==> flow/design.v <==
`timescale 1ns / 10ps
module apb_subordinate #(
) (
    input logic clk,
    input logic n_rst,
    input logic [7:0] rx_data,
    input logic data_ready,
    input logic overrun_error,
    input logic framing_error,
    input logic psel,
    input logic [2:0] paddr,
    input logic penable,
    input logic pwrite,
    input logic [7:0] pwdata,
    output logic data_read,
    output logic [7:0] prdata,
    output logic psaterr,
    output logic [3:0] data_size,
    output logic [13:0] bit_period
);
typedef enum logic [1:0] {IDLE,ADDRESS, DATA} state_t;
state_t state;
logic [7:0]  data_status_reg;
logic [7:0]  error_status_reg;
logic [13:0] bit_period_reg;
logic [7:0]  data_size_reg;
logic [7:0]  data_buffer_reg;
logic [7:0] next_bit_period_reg_low;
logic [5:0] next_bit_period_reg_high;
logic [7:0] next_data_size_reg;
logic [7:0] next_prdata;
logic next_psaterr;
always_ff @ (posedge clk, negedge n_rst) begin
    if(~n_rst) begin
        prdata <= 0;
    end
    else begin
        prdata <= next_prdata;
    end
end
always_comb begin 
    data_read = 0;
    case(psel)
        0: state = IDLE;
        1: begin
            case(penable)
                0: state = ADDRESS;
                1: begin 
                    data_read = (paddr == 3'h6) && !pwrite;
                    state = DATA;
                end
                default: state = DATA;
            endcase
        end
        default: state = IDLE;
    endcase
end
always_comb begin
    next_prdata = prdata;
    if(state == ADDRESS && ~pwrite) begin
        case(paddr) 
            0: next_prdata = data_status_reg; 
            1: next_prdata = error_status_reg;
            2: next_prdata = bit_period_reg[7:0];
            3: next_prdata = {2'b0, bit_period_reg[13:8]};
            4: next_prdata = data_size_reg;
            6: next_prdata = data_buffer_reg;
            default: next_prdata = 0;
        endcase
    end
end
always_ff @ (posedge clk, negedge n_rst) begin
    if(~n_rst) begin
        bit_period_reg <= 10;
        data_size_reg <= 8;
        psaterr <= 0;
    end
    else begin
            bit_period_reg[7:0] <= next_bit_period_reg_low;
            bit_period_reg[13:8] <= next_bit_period_reg_high;
            data_size_reg <= next_data_size_reg;
            psaterr <= next_psaterr;
    end
end
always_comb begin
    next_psaterr = 0;
    next_bit_period_reg_low = bit_period_reg[7:0];
    next_bit_period_reg_high = bit_period_reg[13:8];
    next_data_size_reg = data_size_reg;
    if (state == ADDRESS && pwrite) begin
        case(paddr)
            2: next_bit_period_reg_low = pwdata;
            3: next_bit_period_reg_high = pwdata[5:0];
            4: next_data_size_reg = pwdata;
            default: next_psaterr = 1;
        endcase
    end
end
always_ff @ (posedge clk, negedge n_rst) begin
    if(~n_rst) begin
        data_status_reg <= 0;
        error_status_reg <= 0;
        data_buffer_reg <= 0;
    end
    else begin
        data_status_reg <= {7'b0, data_ready};
        error_status_reg <= {6'b0, overrun_error, framing_error};
        data_buffer_reg <= rx_data;
    end
end
assign data_size  = data_size_reg[3:0];
assign bit_period = bit_period_reg;
endmodule
`timescale 1ns / 10ps
module apb_uart_rx (
    input logic clk,
    input logic n_rst,
    input logic serial_in,
    input logic psel,
    input logic [2:0] paddr,
    input logic penable,
    input logic pwrite,
    input logic [7:0] pwdata,
    output logic [7:0] prdata,
    output logic psaterr
);
 logic [7:0] rx_data;
 logic overrun_error, framing_error, data_read, data_ready;
 logic [13:0] bit_period;
 logic [3:0] data_size;
apb_subordinate sub (.clk(clk), .n_rst(n_rst), .rx_data(rx_data),
.data_ready(data_ready), .overrun_error(overrun_error), .framing_error(framing_error), 
.psel(psel), .paddr(paddr), .penable(penable), .pwrite(pwrite), .pwdata(pwdata), 
.data_read(data_read), .prdata(prdata), .psaterr(psaterr), .data_size(data_size), .bit_period(bit_period));
rcv_block rcv (.clk(clk), .n_rst(n_rst), .serial_in(serial_in), .data_read(data_read), .data_size(data_size), 
.bit_period(bit_period), .rx_data(rx_data), .data_ready(data_ready), .overrun_error(overrun_error), .framing_error(framing_error)); 
endmodule
`timescale 1ns / 10ps
module flex_counter #(
    parameter SIZE = 4
) (
    input logic clk,
    input logic n_rst,
    input logic clear,
    input logic count_enable,
    input logic [SIZE-1:0] rollover_val,
    output logic rollover_flag,
    output logic [SIZE-1:0] count_out
);
logic [SIZE-1:0] next_count;
logic next_rollover_flag;
always_comb begin 
    if(clear) begin
        next_count = 0;
    end
    else if (count_enable) begin
        if (count_out >= rollover_val) begin
            next_count = 1;
        end
        else begin
            next_count = count_out + 1;
        end
    end
    else begin
        next_count = count_out;
    end
    next_rollover_flag = (rollover_val == next_count) ? 1'b1 : 1'b0;
end
always_ff @ (posedge clk, negedge n_rst) begin
    if(~n_rst) begin
        count_out <= 0;
        rollover_flag <= 0;
    end
    else begin
        count_out <= next_count;
        rollover_flag <= next_rollover_flag;
    end
end
endmodule
`timescale 1ns / 10ps
module flex_sr #(
    parameter SIZE = 8,
    parameter MSB_FIRST = 0
) (
    input logic clk,
    input logic n_rst,
    input logic shift_enable,
    input logic load_enable,
    input logic serial_in,
    input logic [SIZE-1:0] parallel_in,
    output logic serial_out,
    output logic [SIZE-1:0] parallel_out
);
logic [SIZE-1:0] next_parallel_out;
always_comb begin 
    if (load_enable) begin
        next_parallel_out = parallel_in;
    end
    else if (shift_enable) begin 
        if(!MSB_FIRST) begin
            next_parallel_out = {serial_in, parallel_out[SIZE-1:1]};
        end
        else begin
            next_parallel_out = {parallel_out[SIZE-2:0], serial_in};
        end 
    end
    else begin
        next_parallel_out = parallel_out;
    end
end
always_ff @ ( posedge clk, negedge n_rst) begin
    if (!n_rst) begin 
        parallel_out <= {(SIZE){1'b1}};
        serial_out <= 1;
    end
    else begin
        parallel_out <= next_parallel_out;
        serial_out <= (!MSB_FIRST) ? next_parallel_out[0] : next_parallel_out[SIZE-1];
    end
end
endmodule
`timescale 1ns / 10ps
module rcu (
    input logic clk,
    input logic n_rst,
    input logic new_packet_detected,
    input logic packet_done,
    input logic framing_error,
    output logic sbc_clear,
    output logic sbc_enable,
    output logic load_buffer,
    output logic enable_timer
);
    typedef enum logic [2:0] {IDLE, CLEAR_ERROR, STORE_DATA_BITS, LOAD_STOP_BITS, CHECK_STOP_BITS, CHECK_PREVOUS_DATA} state_t;
    state_t state, next_state;
always_ff @ (posedge clk, negedge n_rst) begin
    if(~n_rst) begin
        state <= IDLE;
    end
    else begin
        state <= next_state;
    end
end
always_comb begin
    next_state = state;
    case(state)
        IDLE: next_state = new_packet_detected ? CLEAR_ERROR : IDLE;
        CLEAR_ERROR: next_state = STORE_DATA_BITS;
        STORE_DATA_BITS: next_state = packet_done ? LOAD_STOP_BITS : STORE_DATA_BITS;
        LOAD_STOP_BITS: next_state = CHECK_STOP_BITS;
        CHECK_STOP_BITS:  next_state = framing_error ? IDLE : CHECK_PREVOUS_DATA;
        CHECK_PREVOUS_DATA: next_state = IDLE;
        default: next_state = IDLE;
    endcase
end
always_comb begin
    sbc_clear = 0;
    sbc_enable = 0;
    load_buffer = 0;
    enable_timer = 0;
    case(state)
        IDLE: begin
            sbc_clear = 0;
            sbc_enable = 0;
            load_buffer = 0;
            enable_timer = 0;
        end
        CLEAR_ERROR: begin
            sbc_clear = 1;
            sbc_enable = 0;
            load_buffer = 0;
            enable_timer = 0;
        end
        STORE_DATA_BITS: begin
            sbc_clear = 0;
            sbc_enable = 0;
            load_buffer = 0;
            enable_timer = 1;
        end
        LOAD_STOP_BITS: begin
            sbc_clear = 0;
            sbc_enable = 1;
            load_buffer = 0;
            enable_timer = 0;
        end
        CHECK_STOP_BITS: begin
            sbc_clear = 0;
            sbc_enable = 0;
            load_buffer = 0;
            enable_timer = 0;
        end
        CHECK_PREVOUS_DATA: begin
            sbc_clear = 0;
            sbc_enable = 0;
            load_buffer = 1;
            enable_timer = 0;
        end
        default: begin
            sbc_clear = 0;
            sbc_enable = 0;
            load_buffer = 0;
            enable_timer = 0;
        end
    endcase
end
endmodule
`timescale 1ns / 10ps
module rcv_block (
    input logic clk,
    input logic n_rst,
    input logic serial_in,
    input logic data_read,
    input logic [3:0] data_size,
    input logic [13:0] bit_period,
    output logic [7:0] rx_data,
    output logic data_ready,
    output logic overrun_error,
    output logic framing_error
);
logic new_packet_detected, packet_done, sbc_clear, sbc_enable, load_buffer, enable_timer, shift_strobe;
logic [7:0] packet_data;
logic stop_bit;
rcu rcu0 (.clk(clk), .n_rst(n_rst), .new_packet_detected(new_packet_detected), .packet_done(packet_done), .framing_error(framing_error), .sbc_clear(sbc_clear), .sbc_enable(sbc_enable), .load_buffer(load_buffer), .enable_timer(enable_timer));
sr_9bit sr0 (.clk(clk), .n_rst(n_rst), .shift_strobe(shift_strobe), .serial_in(serial_in), .packet_data(packet_data), .stop_bit(stop_bit), .data_size(data_size));
timer t0 (.clk(clk), .n_rst(n_rst), .enable_timer(enable_timer), .data_size(data_size), .bit_period(bit_period), .shift_strobe(shift_strobe), .packet_done(packet_done));
rx_data_buff rx0 (.clk(clk), .n_rst(n_rst), .load_buffer(load_buffer), .packet_data(packet_data), .data_read(data_read), .rx_data(rx_data), .data_ready(data_ready), .overrun_error(overrun_error));
start_bit_det srt0 (.clk(clk), .n_rst(n_rst), .serial_in(serial_in), .new_packet_detected(new_packet_detected));
stop_bit_chk stp0 (.clk(clk), .n_rst(n_rst), .sbc_clear(sbc_clear), .sbc_enable(sbc_enable), .stop_bit(stop_bit), .framing_error(framing_error));
endmodule
`timescale 1ns/10ps
module rx_data_buff(
    input logic clk,
    input logic n_rst,
    input logic load_buffer,
    input logic [7:0] packet_data,
    input logic data_read,
    output logic [7:0] rx_data,
    output logic data_ready,
    output logic overrun_error
);
typedef enum logic [1:0] { IDLE, LOAD, READY, ERROR } state_t;
state_t state, next_state;
logic [7:0] next_rx_data;
always_ff @(posedge clk, negedge n_rst) begin
    if(~n_rst) begin
        state <= IDLE;
        rx_data <= '0;
    end
    else begin
        state <= next_state;
        rx_data <= next_rx_data;
    end
end
always_comb begin
    next_state = state;
    next_rx_data = rx_data;
    data_ready = 0;
    overrun_error = 0;
    case(state)
        IDLE: begin
            next_state = (load_buffer) ? LOAD : IDLE;
        end
        LOAD: begin
            next_rx_data = packet_data;
            next_state = READY;
        end
        READY: begin
            data_ready = 1;
            if(load_buffer) begin
                next_state = ERROR;
            end
            else if(data_read) begin
                next_state = IDLE;
            end
        end
        ERROR: begin
            overrun_error = 1;
            data_ready = 1;
            next_state = (data_read) ? IDLE : ERROR;
        end
        default begin
            next_state = (load_buffer) ? LOAD: IDLE;
        end
    endcase
end
endmodule
`timescale 1ns / 10ps
module sr_9bit (
    input logic clk,
    input logic n_rst,
    input logic shift_strobe,
    input logic serial_in,
    input logic [3:0] data_size,
    output logic [7:0] packet_data,
    output logic stop_bit
);
logic serial_out;
logic [8:0] parallel_out;
flex_sr #(.SIZE(9)) f0 (.clk(clk),
    .n_rst(n_rst),
    .shift_enable(shift_strobe),
    .load_enable(1'b0),
    .serial_in(serial_in),
    .parallel_in(9'b0),
    .serial_out(serial_out),
    .parallel_out(parallel_out)
);
always_comb begin
        case (data_size)
            4'd5: begin
                packet_data = {3'b0, parallel_out[7:3]};
                stop_bit = parallel_out[8];
            end
            4'd7: begin
                packet_data = {1'b0, parallel_out[7:1]};
                stop_bit = parallel_out[8];
            end
            4'd8: begin
                packet_data = parallel_out[7:0];
                stop_bit = parallel_out[8];
            end
            default: begin
                packet_data = parallel_out[7:0];
                stop_bit = parallel_out[8];
            end
        endcase
    end
endmodule
`timescale 1ns/10ps 
module start_bit_det(
    input logic clk,
    input logic n_rst,
    input logic serial_in,
    output logic new_packet_detected
);
logic rx_meta, rx_sync, rx_sync_d;
always_ff @( posedge clk, negedge n_rst ) begin
    if(~n_rst) begin
        rx_meta <= 1;
        rx_sync <= 1;
        new_packet_detected <= 0;
        rx_sync_d <= 1;
    end
    else begin
        rx_meta <= serial_in;
        rx_sync <= rx_meta;
        new_packet_detected <= (rx_sync_d & ~rx_sync);
        rx_sync_d <= rx_sync;
    end
end
endmodule
`timescale 1ns/10ps
module stop_bit_chk(
    input logic clk,
    input logic n_rst,
    input logic stop_bit,
    input logic sbc_enable,
    input logic sbc_clear,
    output logic framing_error
);
logic next_framing_error;
always_comb begin
    next_framing_error = framing_error;
    if(sbc_enable) begin
        next_framing_error = ~stop_bit;
    end
    if(sbc_clear) begin
        next_framing_error = 0;
    end
end
always_ff @(posedge clk, negedge n_rst) begin
    if(~n_rst) begin
        framing_error <= 0;
    end
    else begin
        framing_error <= next_framing_error;
    end
end
endmodule
`timescale 1ns / 10ps
module timer (
    input logic clk, 
    input logic n_rst,
    input logic enable_timer,
    input logic [3:0] data_size,
    input logic [13:0] bit_period,
    output logic shift_strobe,
    output logic packet_done
);
    logic [13:0] clock_count;
    logic bit_count_done;
    logic [3:0] bit_count;
    logic [13:0] half_period;
    assign half_period = bit_period >> 1;
    logic [3:0] total_size;
    assign total_size = data_size + 1;
    flex_counter #(.SIZE(14)) clock_counter (
        .clk(clk),
        .n_rst(n_rst),
        .clear(!enable_timer), 
        .count_enable(enable_timer),
        .rollover_val(bit_period),
        .rollover_flag(shift_strobe),
        .count_out(clock_count)
    );
    flex_counter #(.SIZE(4)) bit_counter (
        .clk(clk),
        .n_rst(n_rst),
        .clear(!enable_timer),
        .count_enable(clock_count == half_period),
        .rollover_val(total_size), 
        .rollover_flag(bit_count_done),
        .count_out(bit_count)
    );
    assign packet_done = bit_count_done && shift_strobe;
endmodule
==> Tool chain data of apb_uart_rx <==
The steps from the RTL of apb_uart_rx to its reports follow in flow order.
Lines are those of the file above, counted from 1.
Operators carry their Yosys type and port widths (W data, S select, Z words).
Cell names lack the library's common part.
{ "setup": {"top_module": "apb_uart_rx", "clock": "clk", "library": "sky130hd", "pvt_corner": "tt_025C_1v80"} }

==> Word-level counts <==
Yosys after proc, flatten, opt, wreduce and memory -nomap, before mapping. Memory bits, and registers merged into a memory's read port (data or address), are not among the register bits. Print and check cells are not counted. Equal cells are merged and count once.
{ "bits": {"in_bits": 17, "out_inout_bits": 9, "word_cells": 102, "regBits": 89} }
{ "classes": {"reduce_and_logical": 17, "add_sub_neg": 3, "logic": 6, "n_eq": 20, "cmp": 2, "n_mux": 33} }
{ "op_table": {"columns": ["op", "count"], "rows": [
  ["$pmux W8 S6", 1],
  ["$mux W14", 2],
  ["$pmux W8 S2", 1],
  ["$pmux W3 S5", 1],
  ["$add A14 B1 Y14 const B", 1],
  ["$eq A14 B13 Y1", 1],
  ["$ge A14 B14 Y1", 1],
  ["$eq A14 B14 Y1", 1],
  ["$mux W1", 13],
  ["$eq A3 B2 Y1 const B", 4],
  ["$eq A3 B3 Y1 const B", 4],
  ["$mux W4", 3],
  ["$reduce_or A3 Y1", 3],
  ["$add A4 B1 Y4 const B", 2],
  ["$eq A4 B3 Y1 const B", 2],
  ["$pmux W2 S4", 1],
  ["$mux W8", 1],
  ["$pmux W2 S2", 2],
  ["$pmux W1 S2", 4],
  ["$reduce_and A2 Y1", 3],
  ["$eq A3 B1 Y1 const B", 2],
  ["$logic_not A3 Y1", 2],
  ["$mux W2", 3],
  ["$not A1 Y1", 5],
  ["$logic_and A1 B1 Y1", 4],
  ["$eq A2 B1 Y1 const B", 2],
  ["$eq A2 B2 Y1 const B", 2],
  ["$reduce_or A2 Y1", 2]
]} }
Other operator kinds: 8; their cells: 8.

==> Logic depth <==
Depth = most cells in a row (Yosys ltp): at word level without a register or memory, in the mapped netlist without a sequential cell, where the memories' decode and read muxes count.
{ "logic_depth": {"ltp_word": 7, "abc_area": 1, "ltp_mapped": 18, "depth_no_buf": 17} }

==> Netlist <==
Yosys stat after the flow's synthesis: flattened, memories mapped to cells. It holds for the ABC_AREA given above (unset counts as 0); a run with the other value may have another netlist.
{ "mapped": {"n_buf": 11, "mapped_area_um2": 5109.9, "seq_area_um2": 2373.5, "ffs": 94, "mapped_cells": 644} }
{ "types": {"columns": ["cell_type", "count", "type_area_um2"], "rows": [
  ["dfrtp_1", 77, 1.93E+03],
  ["nand2_1", 177, 664.387],
  ["dfstp_2", 17, 446.678],
  ["inv_1", 105, 394.128],
  ["ha_1", 22, 275.264],
  ["nor2_1", 47, 176.419],
  ["nand3_1", 35, 175.168],
  ["o21ai_0", 35, 175.168],
  ["nand4_1", 26, 162.656],
  ["a21oi_1", 20, 100.096],
  ["xor2_1", 10, 87.584],
  ["mux2_2", 6, 67.565],
  ["nor2_2", 10, 62.56],
  ["o221ai_1", 6, 52.55],
  ["o2111ai_1", 4, 35.034],
  ["xnor2_1", 4, 35.034],
  ["nor3_1", 6, 30.029],
  ["buf_2", 5, 25.024]
]} }
Not listed: further types 20, cells in them 32.

==> Timing after synthesis <==
Path of least setup slack by OpenSTA after synthesis, without wires, with an ideal clock, recovery checks aside; 20% of the period is set as input and as output delay. Where synthesis merged equal registers, the netlist keeps one of their names.
{ "synth_timing": {"kind": "register to register", "startpoint": "reg sub.data_size_reg[3]", "endpoint": "reg rcv.t0.bit_counter.rollover_flag", "path_stages": 13, "delay_ns": 2.020, "required_time_ns": 2.416, "n_path_buf": 0, "slack_ns": 0.510, "arrival_time_ns": 1.906, "t_first_pin_ns": 0.000, "setup_ns": 0.114, "tclk_ns": 2.53, "synth_period_reached_ns": 2.02} }
"delay_ns" = arrival - input delay + setup time.
"path_stages" counts driving pins, that of a launching flip-flop among them; a cell with two outputs on the path counts twice.
"synth_period_reached_ns" = period - worst setup slack (recovery checks aside). The figure is calculated, with input and output delays left at 20% of the set period.
Between the ends stands the longest chain of elaborated cells between them, by number of cells; it is not shown to be the way that was timed. Of several equally long chains one is given.
Each line given opens the expression or statement behind the cell; cells for indexed reads and writes are added by Yosys, which also makes memories of some case tables.
{ "synth_between": {"cell_sequence": "dfstp_2 inv_1 xor2_1 inv_1 ha_1 a21oi_1 nand3_1 o211ai_1 nand3_1 nand2_1 nand2_1 nand2_1 nor2_1", "elab_chain_cells": 7, "cells_between": 7, "lines_between": 5, "classes_between": "add/sub (1); compare (1); eq/ne (1); mux (4)"} }
{ "synth_lines": {"columns": ["element", "line_no", "source"], "rows": [
  ["start, declared", 26, "logic [7:0]  data_size_reg;"],
  ["start, assigned", 75, "data_size_reg <= 8;"],
  ["start, assigned", 81, "data_size_reg <= next_data_size_reg;"],
  ["$add A4 B1 Y4", 496, "assign total_size = data_size + 1;"],
  ["$ge A4 B4 Y1", 157, "if (count_out >= rollover_val) begin"],
  ["$mux W4", 157, null],
  ["$mux W4", 156, "else if (count_enable) begin"],
  ["$mux W4", 153, "if(clear) begin"],
  ["$eq A4 B4 Y1", 167, "next_rollover_flag = (rollover_val == next_count) ? 1'b1 : 1'b0;"],
  ["$mux W1", 167, null],
  ["end, assigned", 172, "rollover_flag <= 0;"],
  ["end, assigned", 176, "rollover_flag <= next_rollover_flag;"],
  ["end, declared", 147, "output logic rollover_flag,"]
]} }

==> Worst path after layout <==
From the final timing report of entry A: the path of least setup slack in the routed layout; clock arrival at registers is part of the times.
{ "layout_timing": {"kind": "register to register", "startpoint": "reg sub.bit_period_reg[5]", "endpoint": "reg rcv.t0.clock_counter.rollover_flag", "tclk_ns": 3.52, "n_path_buf": 1, "setup_ns": 0.07, "t_first_pin_ns": 0.35, "slack_ns": 1.03, "required_time_ns": 3.81, "arrival_time_ns": 2.78, "path_stages": 15} }
Between the ends stands the longest chain of elaborated cells between them, by number of cells; it is not shown to be the way that was timed. Of several equally long chains one is given.
{ "layout_between": {"cell_sequence": "dfrtp_1 inv_1 ha_1 a21oi_1 nand2_1 nor2_1 nor2_1 nor2_2 buf_4 nand3_1 nand2_1 nand2_1 nor2_1 nand3_1 nor2_1", "elab_chain_cells": 5, "cells_between": 5, "lines_between": 3, "classes_between": "compare (1); eq/ne (1); mux (3)"} }
{ "layout_lines": {"columns": ["element", "line_no", "source"], "rows": [
  ["start, declared", 25, "logic [13:0] bit_period_reg;"],
  ["start, assigned", 74, "bit_period_reg <= 10;"],
  ["start, assigned", 79, "bit_period_reg[7:0] <= next_bit_period_reg_low;"],
  ["$ge A14 B14 Y1", 157, "if (count_out >= rollover_val) begin"],
  ["$mux W14", 157, null],
  ["$mux W14", 153, "if(clear) begin"],
  ["$eq A14 B14 Y1", 167, "next_rollover_flag = (rollover_val == next_count) ? 1'b1 : 1'b0;"],
  ["$mux W1", 167, null],
  ["end, assigned", 172, "rollover_flag <= 0;"],
  ["end, assigned", 176, "rollover_flag <= next_rollover_flag;"],
  ["end, declared", 147, "output logic rollover_flag,"]
]} }

Add stored flow runs of apb_uart_rx

Flow measurements of apb_uart_rx on sky130hd: 2 stored runs with different settings, listed in no order. Input and output delays are each 20% of the period that was set; the output load is 0.01 pF.
"achieved_period_ns" is the run's clock period less its worst setup slack. It is reckoned from that one timing run; input and output delays stay at 20% of the period that was set.
By "worstPathTime_ns" is meant the share of the clock period that the worst setup path is allowed (20% is reserved at inputs, 20% at outputs), minus its slack. Clock arrival times at its registers enter into it.
"power.total_w" is the tool's figure for a default switching activity; nothing was simulated.
[
  {
    "run": "entry A",
    "settings": { "period_ns": 3.52, "CORE_UTILIZATION": 17, "PLACE_DENSITY_LB_ADDON": 0.29, "ABC_AREA": 1, "GPL_ROUTABILITY_DRIVEN": 0, "CTS_CLUSTER_SIZE": 11, "CTS_CLUSTER_DIAMETER": 280, "CAP_MARGIN": 20, "CORE_MARGIN": 2, "SLEW_MARGIN": 20 },
    "results": { "worstPathTime_ns": 2.49, "worstPathKind": "register to register", "synth_area_um2": 5109.9, "power.total_w": 0.002856, "final_die_area_um2": 31461.9, "fin_util_pct": 20.7, "worst_setup_slack_ns": 1.028, "finalCellArea_um2": 6149.6, "achieved_period_ns": 2.492, "final_setup_tns_ns": 0.000 }
  },
  {
    "run": "entry B",
    "settings": { "period_ns": 2.38, "CORE_UTILIZATION": 20, "PLACE_DENSITY_LB_ADDON": 0.09, "CORE_ASPECT_RATIO": 0.84, "CORE_MARGIN": 7, "CELL_PAD_IN_SITES_GLOBAL_PLACEMENT": 1, "TNS_END_PERCENT": 100, "GPL_ROUTABILITY_DRIVEN": 0, "CAP_MARGIN": 30, "SLEW_MARGIN": 20 },
    "results": { "worstPathTime_ns": 2.49, "worstPathKind": "register to register", "synth_area_um2": 4952.2, "power.total_w": 0.004365, "final_die_area_um2": 29379.9, "fin_util_pct": 28.6, "worst_setup_slack_ns": -0.112, "finalCellArea_um2": 6920.4, "achieved_period_ns": 2.492, "final_setup_tns_ns": -0.195 }
  }
]
